==> flow/design.v <==
module n_serial_io_buffer (clk, reset,
                           pad, tx, rx);
	input clk;
	input reset;
	inout pad;
	input tx;
	output rx;
	reg [1:2] rx_sync;
	reg tx_sync;
	assign pad = tx_sync ? 1'bz : 1'b0;
	assign rx = rx_sync[2];
	always @(posedge clk or posedge reset)
		if (reset) begin
			rx_sync <= 2'b11;
			tx_sync <= 1'b1;
		end
		else begin
			rx_sync[1] <= pad;
			rx_sync[2] <= rx_sync[1];
			tx_sync <= tx;
		end
endmodule
module n_serial_bit_detector (clk, reset, serial_in,
	                      rx_start, rx_stop, rx_error,
                              rx_data, strobe);
	parameter CLOCK_MHZ = 25;
	parameter BIT_WIDTH_US = 5;
	parameter CLOCKS_PER_BIT = CLOCK_MHZ * BIT_WIDTH_US;
	parameter ZERO_ONE_BOUNDARY = CLOCKS_PER_BIT / 2;
	parameter MAX_BIT_WIDTH = CLOCKS_PER_BIT + CLOCKS_PER_BIT/3;
	parameter MIN_BIT_WIDTH = CLOCKS_PER_BIT - CLOCKS_PER_BIT/3;
	reg [7:0] timer;
	input clk, reset;
	input serial_in;
	output rx_start, rx_stop, rx_error, rx_data, strobe;
	reg rx_start, rx_stop, rx_error, rx_data, strobe;
	reg [1:0] state;
	parameter
		S_IDLE = 0,
		S_LOW_PERIOD = 1,
		S_HIGH_PERIOD = 2;
	always @(posedge clk or posedge reset)
		if (reset) begin
			state <= S_IDLE;
			timer <= 0;
			rx_start <= 0;
			rx_stop <= 0;
			rx_error <= 0;
			strobe <= 0;
			rx_data <= 0;
		end
		else case (state)
			S_IDLE: begin
				if (serial_in) begin
					timer <= 0;
					rx_start <= 0;
				end
				else begin
					state <= S_LOW_PERIOD;
					timer <= 1;
					rx_start <= 1;
				end
				rx_stop <= 0;
				rx_error <= 0;
				strobe <= 0;
			end
			S_LOW_PERIOD: begin
				if (timer > MAX_BIT_WIDTH) begin
					state <= S_IDLE;
					timer <= 0;
					rx_error <= 1;
				end
				else if (serial_in) begin
					rx_data <= (timer < ZERO_ONE_BOUNDARY);
					state <= S_HIGH_PERIOD;
					timer <= timer + 1;
					rx_error <= 0;
				end
				else begin
					timer <= timer + 1;
					rx_error <= 0;
				end
				rx_start <= 0;
				rx_stop <= 0;
				strobe <= 0;
			end
			S_HIGH_PERIOD: begin
				if (timer > MAX_BIT_WIDTH) begin
					state <= S_IDLE;
					timer <= 0;
					strobe <= 0;
					if (rx_data) begin
						rx_error <= 0;
						rx_stop <= 1;
					end
					else begin
						rx_error <= 1;
						rx_stop <= 0;
					end
				end
				else if (serial_in) begin
					timer <= timer + 1;
					rx_error <= 0;
					strobe <= 0;
					rx_stop <= 0;
				end
				else begin
					if (timer > MAX_BIT_WIDTH || timer < MIN_BIT_WIDTH) begin
						state <= S_IDLE;
						timer <= 0;
						rx_error <= 1;
						strobe <= 0;
						rx_stop <= 0;
					end
					else begin
						state <= S_LOW_PERIOD;
						timer <= 1;
						rx_error <= 0;
						strobe <= 1;
						rx_stop <= 0;
					end
				end
				rx_start <= 0;
			end
		endcase
endmodule
module n_serial_tx_timebase (clk, reset, tx_timing);
	parameter CLOCK_MHZ = 25;
	parameter BIT_WIDTH_US = 4;
	parameter CLOCKS_PER_BIT = CLOCK_MHZ * BIT_WIDTH_US;
	input clk, reset;
	output [2:0] tx_timing;
	reg [6:0] timer;
	always @(posedge clk or posedge reset)
		if (reset)
			timer <= 0;
		else if (timer == CLOCKS_PER_BIT-1)
			timer <= 0;
		else
			timer <= timer + 1;
	wire [1:0] quarter = timer < CLOCKS_PER_BIT/4   ? 0 :
	                     timer < CLOCKS_PER_BIT/2   ? 1 :
	                     timer < CLOCKS_PER_BIT*3/4 ? 2 : 3;
	wire sync = (timer == CLOCKS_PER_BIT-1);
	assign tx_timing = { sync, quarter };
endmodule
module n_serial_bit_generator (clk, reset, tx_timing,
                               busy, tx_data, strobe,
                               serial_out);
	input clk, reset;
	input [2:0] tx_timing;
	output busy;
	input tx_data, strobe;
	output serial_out;
	wire sync = tx_timing[2];
	wire [1:0] quarter = tx_timing[1:0];
	reg buffer_data, buffer_full;
	reg sync_data, sync_full;
	assign busy = buffer_full;
	always @(posedge clk or posedge reset)
		if (reset) begin
			buffer_data <= 0;
			buffer_full <= 0;
			sync_data <= 0;
			sync_full <= 0;
		end
		else begin
			if (strobe && sync) begin
				buffer_data <= tx_data;
				buffer_full <= 1;
				sync_data <= buffer_data;
				sync_full <= buffer_full;
			end
			else if (strobe) begin
				buffer_data <= tx_data;
				buffer_full <= 1;
			end
			else if (sync) begin
				buffer_full <= 0;
				sync_data <= buffer_data;
				sync_full <= buffer_full;
			end
		end
	wire sync_waveform = quarter == 0 ? 0 :
	                     quarter == 1 ? sync_data :
	                     quarter == 2 ? sync_data : 1;
	assign serial_out = sync_full ? sync_waveform : 1;
endmodule
module n_serial_bit_generator_with_timebase (clk, reset,
                                             busy, tx_data, strobe,
                                             serial_out);
	input clk, reset;
	output busy;
	input tx_data, strobe;
	output serial_out;
	wire [2:0] tx_timing;
	n_serial_tx_timebase timebase(clk, reset, tx_timing);
        n_serial_bit_generator bitgen(clk, reset, tx_timing, busy, tx_data, strobe, serial_out);
endmodule
-- Step by step through the tools: n_serial_bit_generator_with_timebase
The steps from the RTL of n_serial_bit_generator_with_timebase to its reports follow in flow order.
Lines are those of the file above, counted from 1.
Library cell names are shortened.
A cell with - has no value.
- top: n_serial_bit_generator_with_timebase
- clock port: clk
- standard-cell library: sky130hd
- timing corner: tt_025C_1v80

-- After elaboration
Yosys after proc, flatten, opt, wreduce and memory -nomap, before mapping. Memory bits, and registers merged into a memory's read port (data or address), are not among the register bits. Print and check cells are not counted. Equal cells are merged and count once.
- $lt $le $gt $ge: 3
- mux-type cells: 19
- equal/unequal tests at 4
- shift-type cells: 0
- divide/modulo/power cells at 0
- $mul at 0
- noted bitwise operators: 0
- $add $sub $neg at 1
- reduce/logical cells at 6
- operators with widths (cell ; number):
    two-way mux 1 bit ; 16
    adder 7 x 1 -> 7 bit with constant B ; 1
    < comparator 7 x 5 -> 1 bit with constant B ; 1
    < comparator 7 x 6 -> 1 bit with constant B ; 1
    < comparator 7 bit with constant B ; 1
    == test 7 bit with constant B ; 1
    two-way mux 7 bit ; 1
    nonzero test 2 bit ; 2
    two-way mux 2 bit ; 2
    nonzero test 3 bit ; 1
    == test 2 x 1 -> 1 bit with constant B ; 1
    inequality test 2 x 1 -> 1 bit with constant B ; 1
    == test 2 bit with constant B ; 1
    logical NOT 2 bit ; 1
    AND reduction 2 bit ; 1
    logical AND 1 bit ; 1
- bits in read-only memories: 0
- word width x clocked read ports: 0
- bits in latches: 0
- noted memories kept: 0
- noted memory bits (writable): 0
- cells after elaboration: 38
- flip-flop bits (word level): 11

-- Logic depth
Longest topological path by Yosys (ltp), each cell counted once; first at word level (registers and memories cut), then after technology mapping (sequential cells cut; the memories' decode and read muxes count).
- noted word-level depth: 9
- ABC_AREA: 0
- depth in mapped cells at 5
- mapped depth without buffers: 3

-- After synthesis
Source: synth_stat.txt of the flow (Yosys; design flattened, memories mapped). It holds for the ABC_AREA given above (unset counts as 0); a run with the other value may have another netlist.
Totals and module areas in this step are rounded.
- cell types (cell ; number):
    dfrtp_1 ; 11
    mux2_4 ; 2
    xnor2_1 ; 3
    a21oi_1 ; 3
    nand3_1 ; 3
    a31oi_1 ; 2
    ha_1 ; 1
    and4_4 ; 1
    buf_6 ; 1
    inv_1 ; 3
    mux2_2 ; 1
    nor3_2 ; 1
    a22o_1 ; 1
    o311ai_0 ; 1
    a21o_1 ; 1
    nor2_1 ; 2
    o21a_1 ; 1
    o21bai_1 ; 1
Other cell types: 8; their cells: 8.
- sequential part of the area at 275 sq um
- cell count at 47
- buffer cells: 2
- flip-flops: 11
- noted mapped area: 534 sq um
By module: a second synthesis without flattening, with its own total; a netlist apart from the flattened one above.
- noted cell total of the unflattened synthesis: 53
- noted area (unflattened synthesis): 604 sq um
Rows give one instance, submodules left out.
- by module (module ; instances ; cells ; area (sq um) ; sequential area (sq um)):
    n_serial_tx_timebase ; 1 ; 40 ; 434 ; 175
    n_serial_bit_generator ; 1 ; 13 ; 170 ; 100
    n_serial_bit_generator_with_timebase ; 1 ; 0 ; 0.0 ; 0.0

-- Worst setup path after synthesis
OpenSTA on the mapped netlist: ideal clock, no wires. The path of least setup slack (recovery checks aside). Input and output delay are each 20% of the period. Register names are those of the netlist, which keeps one name where synthesis merged equal registers.
- path type: register to output
- from: register timebase.timer[4]
- to: output port serial_out
- time at the first pin at 0.000 ns
- noted driving pins on the path: 5
- data arrival time: 1.189 ns
- external output delay: 0.308 ns
- path buffers at 1
- noted clock period: 1.54 ns
- delay of the path: 1.189 ns
- slack at 0.043 ns
- synthesis period reached: 1.497 ns
"delay of the path" is the arrival time less input delay plus setup time.
At an output port there is no setup time.
"driving pins on the path": output pins that drive a net of the path, with the launching flip-flop's if there is one; two outputs of one cell count as two.
"synthesis period reached" = period - worst setup slack (recovery checks aside). The figure is calculated, with input and output delays left at 20% of the set period.
The rows between start and end are the longest chain of elaborated cells between them; the timing report does not say that the signal goes this way. Where chains are equally long, one stands for them.
A line is the first line of the expression or statement that the cell stems from. Yosys adds cells for indexed reads and writes and turns some case tables into memories.
At most two assigning lines are given for a register; there are more.
- path through: dfrtp_1 clkbuf_2 a22o_1 a21oi_1 o311ai_0
- noted cells in the longest elaborated chain: 9
- elaborated cells between the ends (all ways) at 13
- RTL lines with such cells at 7
- those cells by class: compare: 3; eq/ne: 2; mux: 7; reduce/logical: 1
- ends and longest elaborated chain, post-synthesis (element ; line ; source):
    from (decl) ; 133 ; reg [6:0] timer;
    from (assign) ; 136 ; timer <= 0;
    from (assign) ; 140 ; timer <= timer + 1;
    < comparator 7 bit ; 143 ; timer < CLOCKS_PER_BIT*3/4 ? 2 : 3;
    two-way mux 1 bit ; 143 ;
    two-way mux 2 bit ; 142 ; timer < CLOCKS_PER_BIT/2 ? 1 :
    two-way mux 2 bit ; 141 ; wire [1:0] quarter = timer < CLOCKS_PER_BIT/4 ? 0 :
    == test 2 bit ; 186 ; quarter == 2 ? sync_data : 1;
    two-way mux 1 bit ; 186 ;
    two-way mux 1 bit ; 185 ; quarter == 1 ? sync_data :
    two-way mux 1 bit ; 184 ; wire sync_waveform = quarter == 0 ? 0 :
    two-way mux 1 bit ; 187 ; assign serial_out = sync_full ? sync_waveform : 1;
    to (decl) ; 195 ; output serial_out;

-- Worst path after layout
Path of least setup slack in the final report of flow run A (OpenROAD, finished layout, wires in). Where an end is a register, its clock arrival counts in the times.
- path type: register to output
- from: register timebase.timer[0]
- to: output port serial_out
- time at the first pin at 0.25 ns
- external output delay: 0.35 ns
- data arrival time: 1.27 ns
- noted clock period: 1.76 ns
- path buffers at 1
- slack at 0.13 ns
- noted driving pins on the path: 5
The rows between start and end are the longest chain of elaborated cells between them; the timing report does not say that the signal goes this way. Where chains are equally long, one stands for them.
At most two assigning lines are given for a register; there are more.
- path through: dfrtp_1 or2_4 a21oi_2 o311ai_1 buf_2
- noted cells in the longest elaborated chain: 9
- elaborated cells between the ends (all ways) at 13
- RTL lines with such cells at 7
- those cells by class: compare: 3; eq/ne: 2; mux: 7; reduce/logical: 1
- ends and longest elaborated chain, after layout (element ; line ; source):
    from (decl) ; 133 ; reg [6:0] timer;
    from (assign) ; 136 ; timer <= 0;
    from (assign) ; 140 ; timer <= timer + 1;
    < comparator 7 bit ; 143 ; timer < CLOCKS_PER_BIT*3/4 ? 2 : 3;
    two-way mux 1 bit ; 143 ;
    two-way mux 2 bit ; 142 ; timer < CLOCKS_PER_BIT/2 ? 1 :
    two-way mux 2 bit ; 141 ; wire [1:0] quarter = timer < CLOCKS_PER_BIT/4 ? 0 :
    == test 2 bit ; 186 ; quarter == 2 ? sync_data : 1;
    two-way mux 1 bit ; 186 ;
    two-way mux 1 bit ; 185 ; quarter == 1 ? sync_data :
    two-way mux 1 bit ; 184 ; wire sync_waveform = quarter == 0 ? 0 :
    two-way mux 1 bit ; 187 ; assign serial_out = sync_full ? sync_waveform : 1;
    to (decl) ; 195 ; output serial_out;

==> results <==
Stored flow runs of n_serial_bit_generator_with_timebase (2 of them; Yosys, OpenROAD, sky130hd). They differ in their settings and are not a sequence. Constraints: input delay and output delay 20% of the set period each, output load 0.01 pF.
By "critical setup path time" is meant the share of the clock period that the worst setup path is allowed (20% is reserved at inputs, 20% at outputs), minus its slack. Clock arrival times at its registers enter into it.
"total power of the final layout": no workload was simulated; the value follows from the tool's default switching activity.
The measured numbers are rounded.

Flow run A
Settings were period_ns = 1.76; CORE_UTILIZATION = 24; SETUP_SLACK_MARGIN = 0.17; CORE_MARGIN = 3; CELL_PAD_IN_SITES_GLOBAL_PLACEMENT = 1; ABC_AREA = 0; MIN_ROUTING_LAYER = met1; CAP_MARGIN = 20; SLEW_MARGIN = 20
- netlist area reported by Yosys: 534 sq um
- noted the total power of the final layout: 0.000443 W
- critical setup path time: 1.27 ns
- critical path type: register to output
- die area: 2,830 sq um
- noted the post-route utilization: 0.349
- worst setup slack after layout at 0.134 ns

Flow run B
Settings were period_ns = 1.94; CORE_UTILIZATION = 37; SETUP_SLACK_MARGIN = 0.5; PLACE_DENSITY = 0.5; CORE_ASPECT_RATIO = 0.89; CELL_PAD_IN_SITES_GLOBAL_PLACEMENT = 3; CELL_PAD_IN_SITES_DETAIL_PLACEMENT = 1; TNS_END_PERCENT = 65; ABC_AREA = 0; CAP_MARGIN = 40; SLEW_MARGIN = 10; MAX_ROUTING_LAYER = met5; CORE_MARGIN = 2
- worst setup slack after layout at 0.243 ns
- noted the post-route utilization: 0.561
- noted the total power of the final layout: 0.000407 W
- die area: 1,760 sq um
- critical setup path time: 1.31 ns
- critical path type: register to output
- netlist area reported by Yosys: 534 sq um
